==> flow/design.v <==
`default_nettype none
module m_uart_tx (
    input  wire       w_clk,      
    input  wire       w_we,       
    input  wire [7:0] w_din,      
    output wire       w_uart_tx   
);
    reg [8:0] r_buf = 9'b1_1111_1111;
    reg [7:0] r_cnt = 1;
    always @(posedge w_clk) begin
        r_cnt <= (w_we) ? 1 : (r_cnt==100) ? 1 : r_cnt + 1;
        r_buf <= (w_we) ? {w_din, 1'b0} : (r_cnt==100) ? {1'b1, r_buf[8:1]} : r_buf;
    end
    assign w_uart_tx = r_buf[0];
endmodule
module m_uart_rx (
    input  wire       w_clk,    
    input  wire       w_rxd,    
    output wire [7:0] w_char,   
    output reg        r_en = 0  
);
    reg [2:0] r_detect_cnt = 0;  
    always @(posedge w_clk) r_detect_cnt <= (w_rxd) ? 0 : r_detect_cnt + 1;
    wire w_detected = (r_detect_cnt>2);
    reg       r_busy = 0;  
    reg [3:0] r_bit  = 0;  
    reg [7:0] r_cnt  = 0;  
    always@(posedge w_clk) r_cnt <= (r_busy==0) ? 1 : (r_cnt==100) ? 1 : r_cnt + 1;
    reg [8:0] r_data = 0;
    always@(posedge w_clk) begin
        if (r_busy==0) begin
            {r_data, r_bit, r_en} <= 0;
            if (w_detected) r_busy <= 1;
        end
        else if (r_cnt>= 100) begin
            r_bit <= r_bit + 1;
            r_data <= {w_rxd, r_data[8:1]};
            if (r_bit==8) begin r_en <= 1; r_busy <= 0; end
        end
    end
    assign w_char = r_data[7:0];
endmodule
module m_main (
    input  wire  w_clk,        
    input  wire  w_uart_rx,    
    output wire  w_uart_tx,    
    output wire  [3:0] w_led   
);
    reg [31:0] r_cnt = 0;
    always @(posedge w_clk) r_cnt <= r_cnt + 1;
    assign w_led = r_cnt[26:23];
    reg r_we = 0;
    always @(posedge w_clk) r_we <= (r_cnt[23:0]==0);
    wire w_en;
    wire [7:0] w_char;
    reg  [7:0] r_char = 8'h61;   
    m_uart_rx m1 (w_clk, w_uart_rx, w_char, w_en);
    always @(posedge w_clk) if (w_en) r_char <= w_char;
    m_uart_tx m2 (w_clk, r_we, r_char, w_uart_tx);
endmodule
## From RTL to reports: m_main

Tool output for the design above, in the order of the flow.
Line numbers count from 1 in the design file above.
Operators carry their Yosys type and port widths (W data, S select, Z words).
Cell names lack the library's common part.
The mark - stands for no value.

- Top: m_main
- Clock input: w_clk
- Cell library: sky130hd
- Timing corner: tt_025C_1v80

## Word level

Counts by Yosys on the flattened word-level netlist (proc, flatten, opt, wreduce; memories kept). Register bits leave out memories and registers merged into their read ports (data or address). Print and check cells are left out.

- Elaborated cells: 34
- Bits in registers: 84
- Input port bits: 2

- Reduce/logical cells: 5
- Order comparisons: 2
- Muxes and demuxes: 6
- Equality and inequality tests: 3
- Bitwise logic cells: 1
- Add/sub/neg operators: 5

Operators by type and width:

| kind | number |
|---|---|
| $add A32 B1 Y32 const B | 1 |
| $logic_not A24 Y1 | 1 |
| $mux W9 | 2 |
| $add A8 B1 Y8 const B | 2 |
| $eq A8 B7 Y1 const B | 2 |
| $ge A8 B7 Y1 const B | 1 |
| $reduce_or A2 Y1 | 2 |
| $add A4 B1 Y4 const B | 1 |
| $eq A4 B4 Y1 const B | 1 |
| $mux W1 | 4 |
| $add A3 B1 Y3 const B | 1 |
| $gt A3 B2 Y1 const B | 1 |
| $reduce_and A2 Y1 | 1 |
| $reduce_bool A2 Y1 | 1 |
| $not A1 Y1 | 1 |

## Longest topological paths

Longest topological path by Yosys (ltp), each cell counted once; first at word level (registers and memories cut), then after technology mapping (sequential cells cut; the memories' decode and read muxes count).

- Depth in word-level cells: 4
- ABC_AREA: 0
- Depth in mapped cells: 7
- Depth with buffers taken out: 7

## Mapped cells and area

Yosys stat after the flow's synthesis: flattened, memories mapped to cells. It holds for the ABC_AREA given above (unset counts as 0); a run with the other value may have another netlist.

- Cells in the netlist: 311
- Synthesis area: 3251.9 um2
- Buffer cells: 13
- Sequential area: 1741.7 um2
- Flip-flop cells: 79

Cells by type:

| cell type | number | area in all (um2) |
|---|---|---|
| dfxtp_1 | 63 | 1261.21 |
| edfxtp_1 | 16 | 480.461 |
| xor2_1 | 20 | 175.168 |
| xnor2_1 | 18 | 157.651 |
| ha_1 | 10 | 125.12 |
| mux2i_1 | 11 | 110.106 |
| nand2_1 | 29 | 108.854 |
| nand3_1 | 17 | 85.082 |
| nor2_1 | 21 | 78.826 |
| nor2b_1 | 11 | 68.816 |
| o21ai_0 | 11 | 55.053 |
| nand4_1 | 8 | 50.048 |
| buf_4 | 6 | 45.043 |
| inv_1 | 12 | 45.043 |
| and3_1 | 7 | 43.792 |
| nor3_1 | 8 | 40.038 |
| nor3_2 | 4 | 40.038 |
| nor4_1 | 5 | 31.28 |

Not listed: further types 24, cells in them 34.
The figures by module come from a second, unflattened synthesis with its own total; it is not the netlist above.

- Cells (unflattened synthesis): 330
- Area total of the unflattened synthesis: 3417.0 um2

Each row is one instance without its submodules.

Modules:

| module | instances | area (um2) | cells |
|---|---|---|---|
| m_main | 1 | 1435.1 | 121 |
| m_uart_rx | 1 | 1189.9 | 132 |
| m_uart_tx | 1 | 792.0 | 77 |

## Timing after synthesis

Source: OpenSTA report_checks on the synthesized netlist (no wires, ideal clock, input and output delay 20% of the period each), path of least setup slack; recovery checks are left aside. Register names are those of the netlist, which keeps one name where synthesis merged equal registers.

- Path kind: register -> register
- From: register m2.r_cnt[0]
- To: register m2.r_buf[1]
- Period: 2310 ps
- Delay of the path: 1767 ps
- Slack: 543 ps
- Arrival: 1425 ps
- Stages: 7
- Launch time at the first pin: 0 ps
- Synthesis period reached: 1767 ps

"delay of the path" is the arrival time less input delay plus setup time.
"stages" counts driving pins, that of a launching flip-flop among them; a cell with two outputs on the path counts twice.
"synthesis period reached" is the clock period less the worst setup slack; recovery checks do not enter. This is arithmetic on one report: input and output delays are still those of the set period (20% each).
Between the ends stands the longest chain of elaborated cells between them, by number of cells; it is not shown to be the way that was timed. Of several equally long chains one is given.
Each line given opens the expression or statement behind the cell; cells for indexed reads and writes are added by Yosys, which also makes memories of some case tables.
Only ways into the end's enable, where the timed path ends, are counted here.

- Cells stage by stage: dfxtp_1 -> inv_1 -> ha_1 -> nand4bb_1 -> nor3_2 -> nor2_1 -> inv_1
- Length of the longest elaborated chain: 2

RTL lines, path post-synthesis:

| item | RTL line | RTL |
|---|---|---|
| start: declaration | 9 | `reg [7:0] r_cnt = 1;` |
| start: assignment | 11 | `r_cnt <= (w_we) ? 1 : (r_cnt==100) ? 1 : r_cnt + 1;` |
| $eq A8 B7 Y1 | 12 | `r_buf <= (w_we) ? {w_din, 1'b0} : (r_cnt==100) ? {1'b1, r_buf[8:1]} : r_buf;` |
| $reduce_bool A2 Y1 | - |  |
| end: assignment | 12 |  |
| end: declaration | 8 | `reg [8:0] r_buf = 9'b1_1111_1111;` |

Below are 2 stored runs of the flow (Yosys, OpenROAD; platform sky130hd) on m_main, each with its settings, unordered. Constraints: input delay and output delay 20% of the set period each, output load 0.01 pF.
Among the settings, - means not set for that run.

| item | entry A | entry B |
|---|---|---|
| period_ns | 3.21 | 1.63 |
| CORE_UTILIZATION | 70 | 67 |
| PLACE_DENSITY_LB_ADDON | 0.26 | - |
| CELL_PAD_IN_SITES_DETAIL_PLACEMENT | 2 | - |
| GPL_ROUTABILITY_DRIVEN | 0 | 1 |
| CTS_CLUSTER_SIZE | 96 | - |
| MAX_ROUTING_LAYER | met4 | met4 |
| CAP_MARGIN | 20 | 20 |
| CORE_MARGIN | 2 | 5 |
| SLEW_MARGIN | 20 | 20 |
| SETUP_SLACK_MARGIN | - | 0.27 |
| CORE_ASPECT_RATIO | - | 0.55 |
| ABC_AREA | - | 0 |
| GPL_TIMING_DRIVEN | - | 1 |
| MIN_ROUTING_LAYER | - | met1 |

Entry A: not finished: placement ended with error DPL-0033
Entry B: not finished: routing ended with error DPL-0033
